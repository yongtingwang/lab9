==> flow/design.v <==
`timescale 1ns / 1ps
`timescale 1ns / 1ps
module volume(
	S4,
	S5,
	clk,
	rst_n,
	vol_data
    );
input S4,S5,clk,rst_n;
output [31:0] vol_data;
reg [31:0] vol_data, vol_data_next;
always @*
	begin
		if (S4)
		begin
			vol_data_next[31:16] = vol_data[31:16] + 16'h400;
			vol_data_next[15:0] = vol_data[15:0] - 16'h400;
		end
		else if (S5)
		begin
			vol_data_next[31:16] = vol_data[31:16] - 16'h400;
			vol_data_next[15:0] = vol_data[15:0] + 16'h400;
		end
		else
		begin
			vol_data_next = vol_data;
		end
	end
	always @(posedge clk or negedge rst_n) begin
		if(~rst_n)
		begin
			vol_data <= {16'h0000, 16'h0000};
		end
		else
		begin
			vol_data <= vol_data_next;
		end
	end
endmodule
== Step by step through the tools: volume ==
What the tools print for volume, step after step.
Line numbers count from 1 in the design file above.
Library cell names are shortened.
The mark -- stands for no value.
Inputs
  top module: volume
  clock port: clk
  standard-cell library: sky130hd
  library corner: tt_025C_1v80

== Word-level counts ==
Source: Yosys, flattened and elaborated, memories not mapped. Widths are those after wreduce. Registers that Yosys merges into a memory's read port (data or address) are not register bits. Print and check cells do not count. Equal cells are merged and count once.
Operators by class
  reduce/logical cells: 1
  add/sub/neg operators: 4
  muxes and demuxes: 4
Operators with widths (count)
  16-bit two-way mux: 4
  16-bit by 11-bit adder with 16-bit output (second input constant): 2
  16-bit by 11-bit subtractor with 16-bit output (second input constant): 2
  2-bit nonzero test: 1
Word-level totals
  cells after elaboration: 10
  register bits after elaboration: 32

== Depth ==
Depth = most cells in a row (Yosys ltp): at word level without a register or memory, in the mapped netlist without a sequential cell, where the memories' decode and read muxes count.
Logic depth
  depth after elaboration: 3
  ABC_AREA: 0
  depth in mapped cells: 6
  mapped depth without buffers: 6

== Netlist ==
The flow's flattened synthesis, as Yosys stat reports it; memories are mapped. The netlist is that of the ABC_AREA named above (0 if unset); the other value can give another one.
Mapped netlist
  sequential part of the area: 300.3 um^2
  synthesis area: 943.4 um^2
  buffer cells: 21
  mapped flip-flops: 12
  cell count: 98
Cell types
  dfrtp_1: count 12, area in all 300.288 um^2
  buf_4: count 21, area in all 157.651 um^2
  ha_1: count 8, area in all 100.096 um^2
  fa_1: count 2, area in all 40.038 um^2
  xnor2_1: count 4, area in all 35.034 um^2
  xor2_1: count 4, area in all 35.034 um^2
  nand2_1: count 8, area in all 30.029 um^2
  a21oi_1: count 5, area in all 25.024 um^2
  o21ai_0: count 5, area in all 25.024 um^2
  a21o_1: count 2, area in all 15.014 um^2
  inv_1: count 4, area in all 15.014 um^2
  o21ai_1: count 3, area in all 15.014 um^2
  a211oi_2: count 1, area in all 12.512 um^2
  nand2b_1: count 2, area in all 12.512 um^2
  nor2b_1: count 2, area in all 12.512 um^2
  mux2_2: count 1, area in all 11.261 um^2
  a32o_1: count 1, area in all 10.01 um^2
  mux2i_1: count 1, area in all 10.01 um^2
Other cell types: 12; their cells: 12.

== Timing after synthesis ==
Path of least setup slack by OpenSTA after synthesis, without wires, with an ideal clock, recovery checks aside; 20% of the period is set as input and as output delay. Where synthesis merged equal registers, the netlist keeps one of their names.
Timing post-synthesis
  path kind: reg2reg
  start: register vol_data[26]
  end: register vol_data[30]
  stages on the path: 6
  required time: 1.392 ns
  path slack: -0.028 ns
  arrival time: 1.420 ns
  path delay: 1.548 ns
  period: 1.52 ns
  library setup time: 0.128 ns
  period reached after synthesis: 1.548 ns
"path delay" = arrival - input delay + setup time.
"stages on the path" counts driving pins, that of a launching flip-flop among them; a cell with two outputs on the path counts twice.
"period reached after synthesis" is the clock period less the worst setup slack; recovery checks do not enter. This is arithmetic on one report: input and output delays are still those of the set period (20% each).
The rows between start and end are the longest chain of elaborated cells between them; the timing report does not say that the signal goes this way. Where chains are equally long, one stands for them.
A line is the first line of the expression or statement that the cell stems from. Yosys adds cells for indexed reads and writes and turns some case tables into memories.
On the way, post-synthesis
  path through: dfrtp_1 -> fa_1 -> a21o_1 -> a21oi_1 -> xor2_1 -> o21ai_1
  cells in the longest elaborated chain: 3
  elaborated cells on any way between the ends: 4
RTL lines, path post-synthesis
  start, declared: RTL line 11  | output [31:0] vol_data;
  start, assigned: RTL line 33  | vol_data <= {16'h0000, 16'h0000};
  start, assigned: RTL line 37  | vol_data <= vol_data_next;
  16-bit by 11-bit subtractor with 16-bit output: RTL line 22  | vol_data_next[31:16] = vol_data[31:16] - 16'h400;
  16-bit two-way mux: RTL line 20  | else if (S5)
  16-bit two-way mux: RTL line 15  | if (S4)
  end, assigned: RTL line 33
  end, assigned: RTL line 37
  end, declared: RTL line 11

== Timing after layout ==
Path of least setup slack in the final report of run 2 (OpenROAD, finished layout, wires in). Where an end is a register, its clock arrival counts in the times.
Timing post-layout
  path kind: in2reg
  start: input S4
  end: register vol_data[14]
  stages on the path: 8
  arrival time: 1.67 ns
  required time: 1.91 ns
  input delay: 0.34 ns
  period: 1.72 ns
  library setup time: 0.09 ns
  path slack: 0.24 ns
The rows between start and end are the longest chain of elaborated cells between them; the timing report does not say that the signal goes this way. Where chains are equally long, one stands for them.
On the way, post-layout
  path through: buf_2 -> clkinvlp_4 -> buf_4 -> fa_2 -> nor2b_1 -> o21ai_1 -> nor3b_2 -> o31ai_1
  cells in the longest elaborated chain: 1
  elaborated cells on any way between the ends: 2
RTL lines, path post-layout
  start, declared: RTL line 10  | input S4,S5,clk,rst_n;
  16-bit two-way mux: RTL line 15  | if (S4)
  end, assigned: RTL line 33  | vol_data <= {16'h0000, 16'h0000};
  end, assigned: RTL line 37  | vol_data <= vol_data_next;
  end, declared: RTL line 11  | output [31:0] vol_data;

Hand-over note for volume

Settings and measured results of 2 stored flow runs for module volume (sky130hd), not sorted in any way. The constraints put input and output delay at 20% of the set period each and load the outputs with 0.01 pF.
"achieved clock period (ns)" means the clock period less the worst setup slack. The figure is calculated, with input and output delays left at 20% of the set period.
"worst setup path time (ns)" means the part of the period allowed to the worst setup path (the constraints hold back 20% at inputs and 20% at outputs) less its slack; where the path has registers, the arrival times of their clocks count too.
"finish__power__total" is the tool's figure for a default switching activity; nothing was simulated.

settings of run 1
{
  "period_ns": 2.4,
  "CORE_UTILIZATION": 66,
  "PLACE_DENSITY_LB_ADDON": 0.03,
  "CORE_ASPECT_RATIO": 1.46,
  "CELL_PAD_IN_SITES_GLOBAL_PLACEMENT": 0,
  "CELL_PAD_IN_SITES_DETAIL_PLACEMENT": 2,
  "ABC_AREA": 0,
  "GPL_ROUTABILITY_DRIVEN": 0,
  "CTS_CLUSTER_SIZE": 54,
  "CAP_MARGIN": 20,
  "MIN_ROUTING_LAYER": "met2",
  "MAX_ROUTING_LAYER": "met5",
  "CORE_MARGIN": 2,
  "SLEW_MARGIN": 20
}
report of run 1: did not finish, place, DPL-0033

settings of run 2
{
  "period_ns": 1.72,
  "CORE_UTILIZATION": 38,
  "SETUP_SLACK_MARGIN": 0.35,
  "PLACE_DENSITY": 0.84,
  "CORE_ASPECT_RATIO": 0.93,
  "CELL_PAD_IN_SITES_GLOBAL_PLACEMENT": 1,
  "GPL_ROUTABILITY_DRIVEN": 1,
  "MIN_ROUTING_LAYER": "met1",
  "MAX_ROUTING_LAYER": "met4",
  "CAP_MARGIN": 20,
  "CORE_MARGIN": 2,
  "SLEW_MARGIN": 20
}
report of run 2
yosys chip area after synthesis (um^2): 943.4
finish__design__die__area: 2897.4
finish__design__instance__area__stdcell: 1260.0
finish__design__instance__utilization: 0.5337
finish__timing__setup__ws: 0.237
finish__timing__setup__tns: 0.000
finish__timing__hold__ws: 0.430
finish__power__total: 2.244e-03
achieved clock period (ns): 1.483
worst setup path time (ns): 1.14
worst setup path kind: in2reg

End of note.
